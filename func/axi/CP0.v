==> flow/design.v <==
module CP0(
    input clk,
    input rst,
    input [31:0] CP0_DATA_IN,            
    input [31:0] CP0_PC_IN,              
    input [15:0] CP0_CONTROL,            
    output [31: 0] Status_OUT,          
    output [31: 0] Cause_OUT,
    output [31: 0] BadAddr_OUT,
    output [31: 0] EPC_OUT,
    output [31: 0] Count_OUT,
    output [31: 0] Compare_OUT,
    output INT
);
    reg [31: 0] EPC;
    reg [31: 0] BadVAddr;
    reg         Cause_BD;
    reg         Cause_TI;
    reg [5 : 0] Cause_IP_7_2;
    reg [1 : 0] Cause_IP_1_0;
    reg [4 : 0] Cause_ExcCode;
    reg [7 : 0] Status_IM_7_0;
    reg         Status_EXL;
    reg         Status_IE;
    reg [31: 0] Count;
    reg         tick;
    reg [31: 0] Compare; 
    assign Status_OUT  = { 9'b0, 1'b1,6'b0,Status_IM_7_0, 6'b0, Status_EXL, Status_IE };
    assign Cause_OUT   = { Cause_BD,15'b0, Cause_IP_7_2, Cause_IP_1_0, 1'b0, Cause_ExcCode, 2'b0 };
    assign BadAddr_OUT =   BadVAddr;
    assign EPC_OUT     =   EPC;
    assign Count_OUT   =   Count;
    assign Compare_OUT =   Compare;
    assign INT         =   ((Cause_IP_1_0 & Status_IM_7_0[1:0]) != 2'b00) & (Status_IE == 1'b1) & (Status_EXL == 1'b0);
    wire [31: 0] CP0_IN;
    wire [31: 0] BadAddr_IN;
    wire [31: 0] BDPC;
    mux2 MBDPC (
        .In0        ( CP0_PC_IN          ),      
        .In1        ( CP0_PC_IN - 32'd4  ),      
        .Op         ( CP0_CONTROL[6]     ),      
        .Out        ( BDPC               )       
    );
    mux2 MEPCIN (
        .In0        ( CP0_DATA_IN     ),         
        .In1        ( BDPC            ),         
        .Op         ( CP0_CONTROL[13] ),         
        .Out        ( CP0_IN          )          
    );
    mux2 MBADADDR (
        .In0    ( CP0_IN          ),
        .In1    ( CP0_DATA_IN     ),
        .Op     ( CP0_CONTROL[11] ),         
        .Out    ( BadAddr_IN      )          
    );
    always @(posedge clk)
    begin
        if(rst)
        begin
            EPC           <= 32'b0;
            BadVAddr      <= 32'b0;
            Cause_BD      <= 1'b0;
            Cause_TI      <= 1'b0;
            Cause_IP_7_2  <= 6'b0;
            Cause_IP_1_0  <= 2'b0;
            Cause_ExcCode <= 5'b0;
            Status_IM_7_0 <= 8'b0;
            Status_IE     <= 1'b0;
            Count         <= 32'b0;
            tick          <= 1'b0;
        end
        if(!rst)
            tick          <= ~tick;
        if (CP0_CONTROL[0])                      
        begin
            if(CP0_CONTROL[13] & Status_EXL)
                EPC <= EPC;
            else
                EPC <= CP0_IN;
        end
        if (CP0_CONTROL[12])                     
        begin
            BadVAddr <= BadAddr_IN;
        end
        if (CP0_CONTROL[10])                     
        begin
            Status_IM_7_0 <= CP0_IN[15: 8];
            Status_IE     <= CP0_IN[0];
        end
        if (CP0_CONTROL[8])                      
        begin
        end
        if (CP0_CONTROL[5])                  
        begin
            Cause_IP_1_0  <= CP0_IN[9 : 8];
        end
        if (CP0_CONTROL[7] & !Status_EXL)                  
        begin
            Cause_BD      <= CP0_CONTROL[6];      
        end
        if (CP0_CONTROL[4])                  
        begin
            Cause_ExcCode <=    ( (Cause_IP_1_0 != 2'b00) & (Status_IE == 1'b1) & (Status_EXL == 1'b0)) ? 5'b00000 : 
                                ( CP0_CONTROL[3:1] == 3'b001) ? 5'b00100 :       
                                ( CP0_CONTROL[3:1] == 3'b010) ? 5'b00101 :       
                                ( CP0_CONTROL[3:1] == 3'b011) ? 5'b01000 :       
                                ( CP0_CONTROL[3:1] == 3'b100) ? 5'b01001 :       
                                ( CP0_CONTROL[3:1] == 3'b101) ? 5'b01010 :       
                                ( CP0_CONTROL[3:1] == 3'b110) ? 5'b01100 :       
                                5'b0;
        end
        if(CP0_CONTROL[14])
        begin
            Count          <= CP0_IN;  
        end
        if(!CP0_CONTROL[14] & tick)
        begin
            Count          <= Count + 1'b1;
        end
        if(CP0_CONTROL[15])
        begin
            Compare        <= CP0_IN; 
            Cause_TI       <= 1'b0;
        end
        if(!CP0_CONTROL[15] & Count == Compare)
        begin
            Cause_TI       <= 1'b1;
        end
    end
    always @(posedge clk) begin
        if(rst)
            Status_EXL     <= 1'b0;
        else if(CP0_CONTROL[8])
            Status_EXL     <= CP0_CONTROL[9];
        else if(CP0_CONTROL[10])
            Status_EXL     <= CP0_IN[1];
    end
endmodule
module mux2
#(parameter width = 32)(
	input [width-1:0] In0,
	input [width-1:0] In1,
	input Op,
	output reg [width-1:0] Out
    );
	always @(*) begin
		case (Op)
			0: Out = In0;
			1: Out = In1;
		endcase
	end
endmodule
module mux4
#(parameter width = 32)(
	input [width-1:0] In0,
	input [width-1:0] In1,
	input [width-1:0] In2,
	input [width-1:0] In3,
	input [1:0] Op,
	output reg [width-1:0] Out
    );
	always @(*) begin
		case (Op)
			0: Out = In0;
			1: Out = In1;
			2: Out = In2;
			3: Out = In3;
		endcase
	end
endmodule
module mux8
#(parameter width = 32)(
	input [width-1:0] In0,
	input [width-1:0] In1,
	input [width-1:0] In2,
	input [width-1:0] In3,
	input [width-1:0] In4,
	input [width-1:0] In5,
	input [width-1:0] In6,
	input [width-1:0] In7,
	input [2:0] Op,
	output reg [width-1:0] Out
    );
	always @(*) begin
		case (Op)
			0: Out = In0;
			1: Out = In1;
			2: Out = In2;
			3: Out = In3;
			4: Out = In4;
			5: Out = In5;
			6: Out = In6;
			7: Out = In7;
		endcase
	end
endmodule
---- From RTL to reports: CP0 ----
What the tools print for CP0, step after step.
Lines are those of the file above, counted from 1.
Operators: Yosys type, input widths -> output width; for muxes data width and select width s.
Library cell names are shortened.
A cell with - has no value.
set-up
  top module .............................. CP0
  clock port .............................. clk
  standard-cell library ................... sky130hd
  library corner .......................... tt_025C_1v80

---- After elaboration ----
Yosys after proc, flatten, opt, wreduce and memory -nomap, before mapping. Memory bits, and registers merged into a memory's read port (data or address), are not among the register bits. Print and check cells are not counted. Equal cells are merged and count once.
bit counts
  bits in registers ....................... 147
  input bits .............................. 82
  output and inout bits ................... 193
  cells after elaboration ................. 73
cells by class
  $add $sub $neg .......................... 2
  eq/ne operators ......................... 7
  mux-type cells .......................... 27
  bitwise gates (word level) .............. 13
  reductions and logical operators ........ 13
operator list
  kind                   number
  $pmux 32 s2            3
  $mux 32                6
  $add 32x1->32 const B  1
  $sub 32x3->32 const B  1
  $mux 4                 7
  $reduce_bool 2->1      9
  $mux 8                 2
  $mux 5                 2
  $eq 3x3->1 const B     3
  $and 1x1->1            7
  $eq 3x2->1 const B     2
  $not 1->1              5
  $mux 1                 5
  $mux 2                 2
  $eq 3x1->1 const B     1
  $reduce_bool 3->1      1
  $logic_not 1->1        2
  $ne 2x2->1 const B     1
  $and 2x2->2            1
  $reduce_and 2->1       1

---- Longest topological paths ----
Depth = most cells in a row (Yosys ltp): at word level without a register or memory, in the mapped netlist without a sequential cell, where the memories' decode and read muxes count.
logic depth
  word-level depth ........................ 9
  ABC_AREA ................................ 1
  gate-level depth with buffers ........... 12
  depth with buffers taken out ............ 12

---- After synthesis ----
Source: synth_stat.txt of the flow (Yosys; design flattened, memories mapped). It holds for the ABC_AREA given above (unset counts as 0); a run with the other value may have another netlist.
cells by type
  type      number  total area (µm²)
  edfxtp_1  144     4.32E+03
  nand2_1   197     739.459
  nor2_1    126     472.954
  inv_1     113     424.157
  buf_4     52      390.374
  o21ai_0   51      255.245
  nand3_1   44      220.211
  a21oi_1   38      190.182
  xor2_1    18      157.651
  o21ai_1   21      105.101
  nor2_2    12      75.072
  nand3_2   7       70.067
  xnor2_1   8       70.067
  clkbuf_1  18      67.565
  nand4_1   10      62.56
  nor3_1    12      60.058
  o21ai_2   5       43.792
  dfxtp_1   2       40.038
Other cell types: 22; their cells: 60.
mapped netlist
  mapped cells ............................ 938
  mapped area ............................. 8215.4 µm²
  sequential area ......................... 4364.2 µm²
  flip-flops .............................. 146
  buffers ................................. 76

---- Timing after synthesis ----
Source: OpenSTA report_checks on the synthesized netlist (no wires, ideal clock, input and output delay 20% of the period each), path of least setup slack; recovery checks are left aside. Register names are those of the netlist, which keeps one name where synthesis merged equal registers.
path after synthesis
  path kind ............................... in2reg
  start ................................... in rst
  end ..................................... reg EPC[0]
  clock period ............................ 4440 ps
  external input delay .................... 888 ps
  launch time at the first pin ............ 888 ps
  data arrival time ....................... 3250 ps
  setup slack ............................. 724 ps
  delay of the path ....................... 2828 ps
  stages on the path ...................... 2
  buffers on the path ..................... 0
  period reached after synthesis .......... 3716 ps
"delay of the path" = arrival - input delay + setup time.
"stages on the path" counts driving pins, that of a launching flip-flop among them; a cell with two outputs on the path counts twice.
"period reached after synthesis" is the clock period less the worst setup slack; recovery checks do not enter. This is arithmetic on one report: input and output delays are still those of the set period (20% each).
The rows between start and end are the longest chain of elaborated cells between them; the timing report does not say that the signal goes this way. Where chains are equally long, one stands for them.
A line is the first line of the expression or statement that the cell stems from. Yosys adds cells for indexed reads and writes and turns some case tables into memories.
At most two assigning lines are given for a register; there are more.
Only ways into the end's enable, where the timed path ends, are counted here.
between the ends, after synthesis
  cell sequence ........................... inv_1 o21ai_0
  cells in the longest elaborated chain ... 2
  elaborated cells between the ends (all ways) .. 2
ends and longest elaborated chain, after synthesis
  what                RTL line  RTL
  start: declaration  3         input rst,
  $reduce_bool 2->1   -
  $reduce_and 2->1    -
  end: assignment     60        EPC           <= 32'b0;
  end: assignment     77        EPC <= EPC;
  end: declaration    15        reg [31: 0] EPC;

---- Path in the finished layout ----
Path of least setup slack in the final report of flow run 2 (OpenROAD, finished layout, wires in). Where an end is a register, its clock arrival counts in the times.
The path's times are printed in steps of 10 ps; the period is the one set.
path post-layout
  path kind ............................... in2reg
  start ................................... in CP0_CONTROL[13]
  end ..................................... reg EPC[24]
  clock period ............................ 6990 ps
  external input delay .................... 1400 ps
  launch time at the first pin ............ 1400 ps
  data arrival time ....................... 3550 ps
  setup slack ............................. 3510 ps
  stages on the path ...................... 5
  buffers on the path ..................... 2
The rows between start and end are the longest chain of elaborated cells between them; the timing report does not say that the signal goes this way. Where chains are equally long, one stands for them.
At most two assigning lines are given for a register; there are more.
Only ways into the end's enable, where the timed path ends, are counted here.
between the ends, post-layout
  cell sequence ........................... clkdlybuf4s50_1 buf_4 inv_1 o21ai_0 o21ai_4
  cells in the longest elaborated chain ... 3
  elaborated cells between the ends (all ways) .. 3
ends and longest elaborated chain, post-layout
  what                RTL line  RTL
  start: declaration  6         input [15:0] CP0_CONTROL,
  $and 1x1->1         76        if(CP0_CONTROL[13] & Status_EXL)
  $ne 2x2->1          -
  $reduce_and 2->1    -
  end: assignment     77        EPC <= EPC;
  end: assignment     79        EPC <= CP0_IN;
  end: declaration    15        reg [31: 0] EPC;

Design CP0 on sky130hd. What follows are 2 stored runs of the flow, each under its own settings; their order means nothing. The constraints put input and output delay at 20% of the set period each and load the outputs with 0.01 pF.
By "period achieved" is meant the clock period of the run minus its worst setup slack. This is arithmetic on one report: input and output delays are still those of the set period (20% each).
"worst path time": the worst setup path's part of the clock period (all of it between registers, 20% less for each end at a port) less its slack. A launch clock that arrives late makes it longer, a capture clock that arrives late makes it shorter.
"total power after layout" is the tool's figure for a default switching activity; nothing was simulated.
"worst path time" is known to 10 ps.

---- flow run 1 ----
settings
  period_ns = 2.53
  CORE_UTILIZATION = 61
  PLACE_DENSITY_LB_ADDON = 0.04
  HOLD_SLACK_MARGIN = 0.15
  CELL_PAD_IN_SITES_GLOBAL_PLACEMENT = 2
  ABC_AREA = 0
  SLEW_MARGIN = 10
  MIN_ROUTING_LAYER = met1
  CAP_MARGIN = 20
  CORE_MARGIN = 2
results
  unfinished; error FLW-0024 in placement

---- flow run 2 ----
settings
  period_ns = 6.99
  CORE_UTILIZATION = 44
  PLACE_DENSITY_LB_ADDON = 0.29
  HOLD_SLACK_MARGIN = 0.26
  CORE_ASPECT_RATIO = 1.61
  ABC_AREA = 1
  GPL_ROUTABILITY_DRIVEN = 0
  SLEW_MARGIN = 0
  CAP_MARGIN = 20
  CORE_MARGIN = 2
results
  synthesis area .......................... 8215.4 µm²
  die area ................................ 19811.6 µm²
  standard-cell area after routing ........ 11121.9 µm²
  utilization in the final report ......... 0.606
  worst setup slack after layout .......... 3506 ps
  sum of negative setup slack ............. 0 ps
  worst hold slack in the final report .... 433 ps
  total power after layout ................ 2516 uW
  period achieved ......................... 3484 ps
  worst path time ......................... 2090 ps
  critical path kind ...................... in2reg
